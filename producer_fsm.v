==> flow/design.v <==
module producer_fsm (
    input  wire        clk,
    input  wire        reset,
    output wire [31:0] pipeline1_inputs,
    output wire [31:0] pipeline2_inputs,
    output wire [1:0]  in_valid,
    output wire        flush_1,
    output wire        flush_2
);
	reg [3:0] addr1;
	reg [3:0] addr2;
	always @(posedge clk) begin
		if (reset) addr1 <= 'd0;
		else addr1 <= addr1 + 'd1;
	end
	always @(posedge clk) begin
		if (reset) addr2 <= 'd0;
		else addr2 <= addr2 + 'd1;
	end
	assign pipeline1_inputs = addr1;
	assign pipeline2_inputs = addr2;
	assign in_valid[0] = (addr1 >= 'd0 && addr1 <= 'd8);
	assign in_valid[1] = (addr2 == 'd2 || addr2 == 'd3);
	assign flush_1 = (addr1 == 'd15);
	assign flush_2 = (addr2 == 'd15);
endmodule
# From RTL to reports: producer_fsm
# The steps from the RTL of producer_fsm to its reports follow in flow order.
# Line numbers count from 1 in the design file above.
# Operators carry their Yosys type and port widths (W data, S select, Z words).
# Library cell names are shortened.
# Not given: --
# setup
design	producer_fsm
clock_port	clk
library	sky130hd
corner	tt_025C_1v80

# After elaboration
# Counts by Yosys on the flattened word-level netlist (proc, flatten, opt, wreduce; memories kept). Register bits leave out memories and registers merged into their read ports (data or address); mux counts leave out enables and synchronous resets folded into registers. Print and check cells are left out. Cells with the same type and inputs are merged into one.
# classes
add_sub_neg	2
multipliers	0
div	0
compare	2
equal	4
shift	0
mux	0
bitwise	0
reduce_logical	2
# ops
op	n
$add A4 B1 Y4 const B	2
$eq A4 B2 Y1 const B	2
$eq A4 B4 Y1 const B	2
$ge A4 B1 Y1 const B	1
$le A4 B4 Y1 const B	1
$logic_and A1 B1 Y1	1
$logic_or A1 B1 Y1	1
# bits
register_bits	8
latchBits	0
ram_bits	0
rom_bits	0
clocked_rd_ports_x_width	0
mem_count	0
inputBits	2
output_inout_bits	68

# Depth
# Yosys ltp: most cells in a row. Word level: on the elaborated netlist, between registers, memories and ports. Mapped: between sequential cells and ports; inverters and the memories' decode and read muxes count.
# logic_depth
word_depth	2
ABC_AREA	0
depth_mapped	4
ltp_nobuf	4

# Netlist
# Source: synth_stat.txt of the flow (Yosys; design flattened, memories mapped). It holds for the ABC_AREA given above (unset counts as 0); a run with the other value may have another netlist.
# types
type	n
buf_4	56
dfxtp_1	8
ha_1	4
mux2_4	2
nor2_1	8
nor2b_1	3
xnor2_1	2
inv_1	4
nand3_2	1
and3_2	1
and3_1	1
buf_2	1
nand3_1	1
nor3_1	1
o21ai_0	1
conb_1	1
# mapped
cells	95
area_um2	789.5
seq_area_um2	160.2
ff_cells	8

# Worst setup path after synthesis
# Source: OpenSTA report_checks on the synthesized netlist (no wires, ideal clock, input and output delay 20% of the period each), path of least setup slack; recovery checks are left aside. Register names are those of the netlist, which keeps one name where synthesis merged equal registers.
# synth_path
path_type	reg2out
start	register addr2[0]
end	output in_valid[1]
tclk_ns	2.02
output_delay_ns	0.404
t_arrival_ns	0.953
path_slack_ns	0.663
delay_ns	0.953
path_stages	4
path_buffers	0
period_less_setup_slack_ns	1.357
# "delay_ns" = arrival - input delay + setup time.
# At an output port there is no setup time.
# "path_stages": output pins that drive a net of the path, with the launching flip-flop's if there is one; two outputs of one cell count as two.
# "period_less_setup_slack_ns" = period - worst setup slack (recovery checks aside). The figure is calculated, with input and output delays left at 20% of the set period.
# The rows between start and end are the longest chain of elaborated cells between them; the timing report does not say that the signal goes this way. Where chains are equally long, one stands for them.
# Each line given opens the expression or statement behind the cell; cells for indexed reads and writes are added by Yosys, which also makes memories of some case tables.
# synth_between
cell_sequence	dfxtp_1 -> ha_1 -> nor2_1 -> nor3_1
elab_chain_len	2
# synth_rtl
element	line_no	text
start: declaration	11	reg [3:0] addr2;
start: assignment	17	if (reset) addr2 <= 'd0;
start: assignment	18	else addr2 <= addr2 + 'd1;
$eq A4 B2 Y1	23	assign in_valid[1] = (addr2 == 'd2 || addr2 == 'd3);
$logic_or A1 B1 Y1	23
end: declaration	6	output wire [1:0]  in_valid,

# Timing after layout
# Path of least setup slack in the final report of run 1 (OpenROAD, finished layout, wires in). Where an end is a register, its clock arrival counts in the times.
# layout_path
path_type	reg2out
start	register addr2[0]
end	output in_valid[1]
tclk_ns	1.39
output_delay_ns	0.28
t_arrival_ns	1.12
path_slack_ns	-0.01
path_stages	6
path_buffers	1
# The rows between start and end are the longest chain of elaborated cells between them; the timing report does not say that the signal goes this way. Where chains are equally long, one stands for them.
# layout_between
cell_sequence	dfxtp_4 -> inv_2 -> ha_4 -> nor2_2 -> nor3_2 -> buf_2
elab_chain_len	2
# layout_rtl
element	line_no	text
start: declaration	11	reg [3:0] addr2;
start: assignment	17	if (reset) addr2 <= 'd0;
start: assignment	18	else addr2 <= addr2 + 'd1;
$eq A4 B2 Y1	23	assign in_valid[1] = (addr2 == 'd2 || addr2 == 'd3);
$logic_or A1 B1 Y1	23
end: declaration	6	output wire [1:0]  in_valid,

Memo
Re: implementation data of producer_fsm

Design producer_fsm on sky130hd. What follows are 2 stored runs of the flow, each under its own settings; their order means nothing. The constraints put input and output delay at 20% of the set period each and load the outputs with 0.01 pF.
"achievedPeriod_ns" = clock period - worst setup slack. The figure is calculated, with input and output delays left at 20% of the set period.
"timing.worst_path_ns" means the part of the period allowed to the worst setup path (the constraints hold back 20% at inputs and 20% at outputs) less its slack; where the path has registers, the arrival times of their clocks count too.
By "power.total_uw" is meant OpenSTA's value without simulated activity: inputs other than the clock are taken to toggle once in ten clock periods, and the tool carries that through the logic.

Run 1, flow files:
==> flow/run.sh <==
#!/bin/bash
# the make line also repeats the synthesis and layout settings of config.mk as NAME=value (left out here)
make -C /OpenROAD-flow-scripts/flow DESIGN_CONFIG=/design/flow/config.mk WORK_HOME=/design/flow/orfs CLKGATE_MAP_FILE= finish
==> flow/config.mk <==
export PLATFORM = sky130hd
export DESIGN_NAME = producer_fsm
export DESIGN_NICKNAME = producer_fsm
export VERILOG_FILES = /design/flow/design.v
export SDC_FILE = /design/flow/constraint.sdc
export NUM_CORES = 4
export LEC_CHECK = 0
export CAP_MARGIN = 15
export CORE_MARGIN = 2
export CORE_UTILIZATION = 34
export GPL_ROUTABILITY_DRIVEN = 1
export PLACE_DENSITY = 0.61
export SETUP_SLACK_MARGIN = 0.1
export SLEW_MARGIN = 30
export TNS_END_PERCENT = 60
==> flow/constraint.sdc <==
create_clock -name core_clock -period 1.39 [get_ports {clk}]
set_input_delay 0.2780 -clock core_clock [delete_from_list [all_inputs] [get_ports {clk}]]
set_output_delay 0.2780 -clock core_clock [all_outputs]
set_load 0.01 [all_outputs]

==> results of run 1, as CSV <==
result,value
synthesis_area_um2,789.5
achievedPeriod_ns,1.399
power.total_uw,650.4
finish.stdcell_area_um2,923.4
design_die_area_um2,2723.3
fin_util_pct,41.7
holdWs_ns,0.554
timing.worst_path_ns,1.12
path_kind,"reg2out"
setup_worst_slack_ns,-0.009
tns_ns,-0.009

Run 2, flow files:
==> flow/run.sh <==
#!/bin/bash
# the make line also repeats the synthesis and layout settings of config.mk as NAME=value (left out here)
make -C /OpenROAD-flow-scripts/flow DESIGN_CONFIG=/design/flow/config.mk WORK_HOME=/design/flow/orfs CLKGATE_MAP_FILE= finish
==> flow/config.mk <==
export PLATFORM = sky130hd
export DESIGN_NAME = producer_fsm
export DESIGN_NICKNAME = producer_fsm
export VERILOG_FILES = /design/flow/design.v
export SDC_FILE = /design/flow/constraint.sdc
export NUM_CORES = 4
export LEC_CHECK = 0
export CAP_MARGIN = 20
export CELL_PAD_IN_SITES_DETAIL_PLACEMENT = 2
export CELL_PAD_IN_SITES_GLOBAL_PLACEMENT = 3
export CORE_MARGIN = 2
export CORE_UTILIZATION = 39
export MIN_ROUTING_LAYER = met2
export PLACE_DENSITY_LB_ADDON = 0.07
export SLEW_MARGIN = 40
==> flow/constraint.sdc <==
create_clock -name core_clock -period 2.3 [get_ports {clk}]
set_input_delay 0.4600 -clock core_clock [delete_from_list [all_inputs] [get_ports {clk}]]
set_output_delay 0.4600 -clock core_clock [all_outputs]
set_load 0.01 [all_outputs]

Run 2: not finished: placement ended with error FLW-0024
