==> flow/design.v <==
module pipeline_unit #
(
	parameter TRANS = 'd10
)
(
    input  wire         clk,
    input  wire         reset,
    input  wire [31:0]  inputs,
    input  wire         in_valid,
    input  wire         flush,
    output wire [31:0]  outputs, 
    output wire         out_valid
);
	reg [31:0] 	data 	[2:0];
	reg			valid 	[2:0];
	integer cnt_data;
	integer cnt_valid;
	always @(posedge clk) begin	
		if (reset) begin
			for (cnt_data = 0 ; cnt_data < 3; cnt_data = cnt_data + 1) begin
				data[cnt_data] <= 'hFFFFFFFF;
			end
		end
		else if (flush) begin
			for (cnt_data = 0 ; cnt_data < 3; cnt_data = cnt_data + 1) begin
				data[cnt_data] <= 'hFFFFFFFF;
			end
		end
		else begin
			if (in_valid) begin
				data[0] <= inputs;
			end
			data[1] 	<= data[0] + TRANS;
			data[2]		<= data[1] + ^TRANS;
		end
	end
	always @(posedge clk) begin
		if (reset) begin
			for (cnt_valid = 0; cnt_valid < 3; cnt_valid = cnt_valid + 1) begin
				valid[cnt_valid] <= 0;
			end
		end
		else if (flush) begin
			for (cnt_valid = 0; cnt_valid < 3; cnt_valid = cnt_valid + 1) begin
				valid[cnt_valid] <= 0;
			end
		end
		else begin
			valid[0] <= in_valid;
			valid[2] <= valid[1];
			valid[1] <= valid[0];
		end
	end
	assign outputs = flush ? 'hFFFFFFFF : data[2];
	assign out_valid = flush ? 0 : valid[2];
endmodule
* Reports on pipeline_unit *
What the tools print for pipeline_unit, step after step.
Line numbers count from 1 in the design file above.
Cell names lack the library's common part.
Not given: --

set-up
  top = pipeline_unit
  clock input = clk
  library = sky130hd
  timing corner = tt_025C_1v80

* Elaborated design *
Counts by Yosys on the flattened word-level netlist (proc, flatten, opt, wreduce). Print and check cells are left out. Cells with the same type and inputs are merged into one.

word-level totals
  register bits = 99
  latch bits = 0
  RAM bits = 0
  memory bits (read-only) = 0
  word width x clocked read ports = 0
  memory cells = 0
  input port bits = 36
  output and inout port bits = 33

operators by class
  $add $sub $neg = 1
  multiply operators = 0
  divide/modulo/power cells = 0
  $lt $le $gt $ge = 0
  eq/ne operators = 0
  shifts and indexed selects = 0
  multiplexer cells = 2
  bitwise gates (word level) = 0
  reductions and logical operators = 1

operators with widths
  cell                                    number
  adder 32 x 4 -> 32 bit with constant B  1
  two-way mux 32 bit                      1
  OR reduction 2 bit                      1
  two-way mux 1 bit                       1

* Depth *
Yosys ltp: most cells in a row. Word level: on the elaborated netlist, between registers, memories and ports. Mapped: between sequential cells and ports; inverters and the memories' decode and read muxes count.

logic depth
  depth in word-level cells = 1
  ABC_AREA = 0
  depth in mapped cells = 5
  mapped depth without buffers = 5

* Synthesis result *
Source: synth_stat.txt of the flow (Yosys; design flattened, memories mapped). It holds for the ABC_AREA given above (unset counts as 0); a run with the other value may have another netlist.
Totals and module areas in this step are rounded.

synthesis totals
  mapped cells = 381
  synthesis area = 3760 µm²
  flip-flops = 99

cells by type
  cell      number
  dfxtp_1   99
  mux2i_1   32
  or3_1     37
  or2_2     33
  nand2_1   51
  and4_1    10
  nand3_1   15
  clkbuf_1  19
  o21ai_0   12
  xnor2_1   6
  a31oi_1   6
  xor2_1    4
  buf_6     3
  and2_1    5
  o31ai_1   4
  or4_1     4
  nand4_2   2
  nor3_1    5

Not listed: further types 21, cells in them 34.

* Worst setup path after synthesis *
Source: OpenSTA report_checks on the synthesized netlist (no wires, ideal clock, input and output delay 20% of the period each), path of least setup slack; recovery checks are left aside. Register names are those of the netlist, which keeps one name where synthesis merged equal registers.

timing post-synthesis
  path type = flip-flop to flip-flop
  start point = register data[0][10]
  end point = register data[1][22]
  period = 2.06 ns
  setup time = 0.062 ns
  data arrival time = 1.612 ns
  required time = 1.998 ns
  setup slack = 0.386 ns
  path delay = 1.674 ns
  driving pins on the path = 5
  path buffers = 0
  period reached after synthesis = 1.674 ns

"path delay" = arrival - input delay + setup time.
"driving pins on the path" counts driving pins, that of a launching flip-flop among them; a cell with two outputs on the path counts twice.
"period reached after synthesis" is the clock period less the worst setup slack; recovery checks do not enter. This is arithmetic on one report: input and output delays are still those of the set period (20% each).
Between the ends stands the longest chain of elaborated cells between them, by number of cells; it is not shown to be the way that was timed. Of several equally long chains one is given.
A line is the first line of the expression or statement that the cell stems from. Yosys adds cells for indexed reads and writes and turns some case tables into memories.
A register here has more assigning lines than the two given.

on the way, post-synthesis
  path through = dfxtp_1 -> nand4_2 -> or4_4 -> or4_1 -> nand3_1
  cells in the longest elaborated chain = 1
  elaborated cells on any way between the ends = 1
  source lines of those cells = 1

RTL lines, path post-synthesis
  element                 RTL line  RTL
  start: declaration      14        reg [31:0] data [2:0];
  start: assignment       21        data[cnt_data] <= 'hFFFFFFFF;
  start: assignment       31        data[0] <= inputs;
  adder 32 x 4 -> 32 bit  33        data[1] <= data[0] + TRANS;
  end: assignment         26        data[cnt_data] <= 'hFFFFFFFF;
  end: assignment         33
  end: declaration        14

* Path in the finished layout *
Path of least setup slack in the final report of run 2 (OpenROAD, finished layout, wires in). Where an end is a register, its clock arrival counts in the times.

timing after layout
  path type = flip-flop to flip-flop
  start point = register data[0][13]
  end point = register data[1][22]
  period = 1.7 ns
  setup time = 0.05 ns
  data arrival time = 1.95 ns
  required time = 2.00 ns
  setup slack = 0.04 ns
  driving pins on the path = 5
  path buffers = 0

Between the ends stands the longest chain of elaborated cells between them, by number of cells; it is not shown to be the way that was timed. Of several equally long chains one is given.
A register here has more assigning lines than the two given.

on the way, after layout
  path through = dfxtp_2 -> nand4_4 -> or4_4 -> or4_4 -> nand3_1
  cells in the longest elaborated chain = 1
  elaborated cells on any way between the ends = 1
  source lines of those cells = 1

RTL lines, path after layout
  element                 RTL line  RTL
  start: declaration      14        reg [31:0] data [2:0];
  start: assignment       21        data[cnt_data] <= 'hFFFFFFFF;
  start: assignment       31        data[0] <= inputs;
  adder 32 x 4 -> 32 bit  33        data[1] <= data[0] + TRANS;
  end: assignment         26        data[cnt_data] <= 'hFFFFFFFF;
  end: assignment         33
  end: declaration        14

Data sheet: physical implementation of pipeline_unit

Top module pipeline_unit; platform sky130hd; tools Yosys and OpenROAD; 2 stored runs in no particular order. Input and output delays are each 20% of the period that was set; the output load is 0.01 pF.
"clock period achieved" is the run's clock period less its worst setup slack. It is reckoned from that one timing run; input and output delays stay at 20% of the period that was set.
"time on the worst setup path" = time allowed to the worst setup path (clock period - input delay - output delay, where it has them) - its slack; a late launch clock adds to it, a late capture clock takes from it.
Results are given in rounded form.
A setting shown as . is not set for that run.
A result given as . is not shown for that run.

name                                          run 1  run 2
period_ns                                     1.76   1.7
CORE_UTILIZATION                              49     35
PLACE_DENSITY_LB_ADDON                        0.27   .
CELL_PAD_IN_SITES_DETAIL_PLACEMENT            2      .
TNS_END_PERCENT                               30     .
GPL_TIMING_DRIVEN                             1      .
MIN_ROUTING_LAYER                             met2   .
CAP_MARGIN                                    20     20
CORE_MARGIN                                   2      2
SLEW_MARGIN                                   20     20
lowest setup slack (ns)                       .      0.044
standard-cell area of the final layout (µm²)  .      5020
clock period achieved (ns)                    .      1.656
full die area (µm²)                           .      11600
synthesis area (µm²)                          .      3760
time on the worst setup path (ns)             .      1.66
critical path kind                            .      flip-flop to flip-flop

Run 1: no results, placement failed with DPL-0033
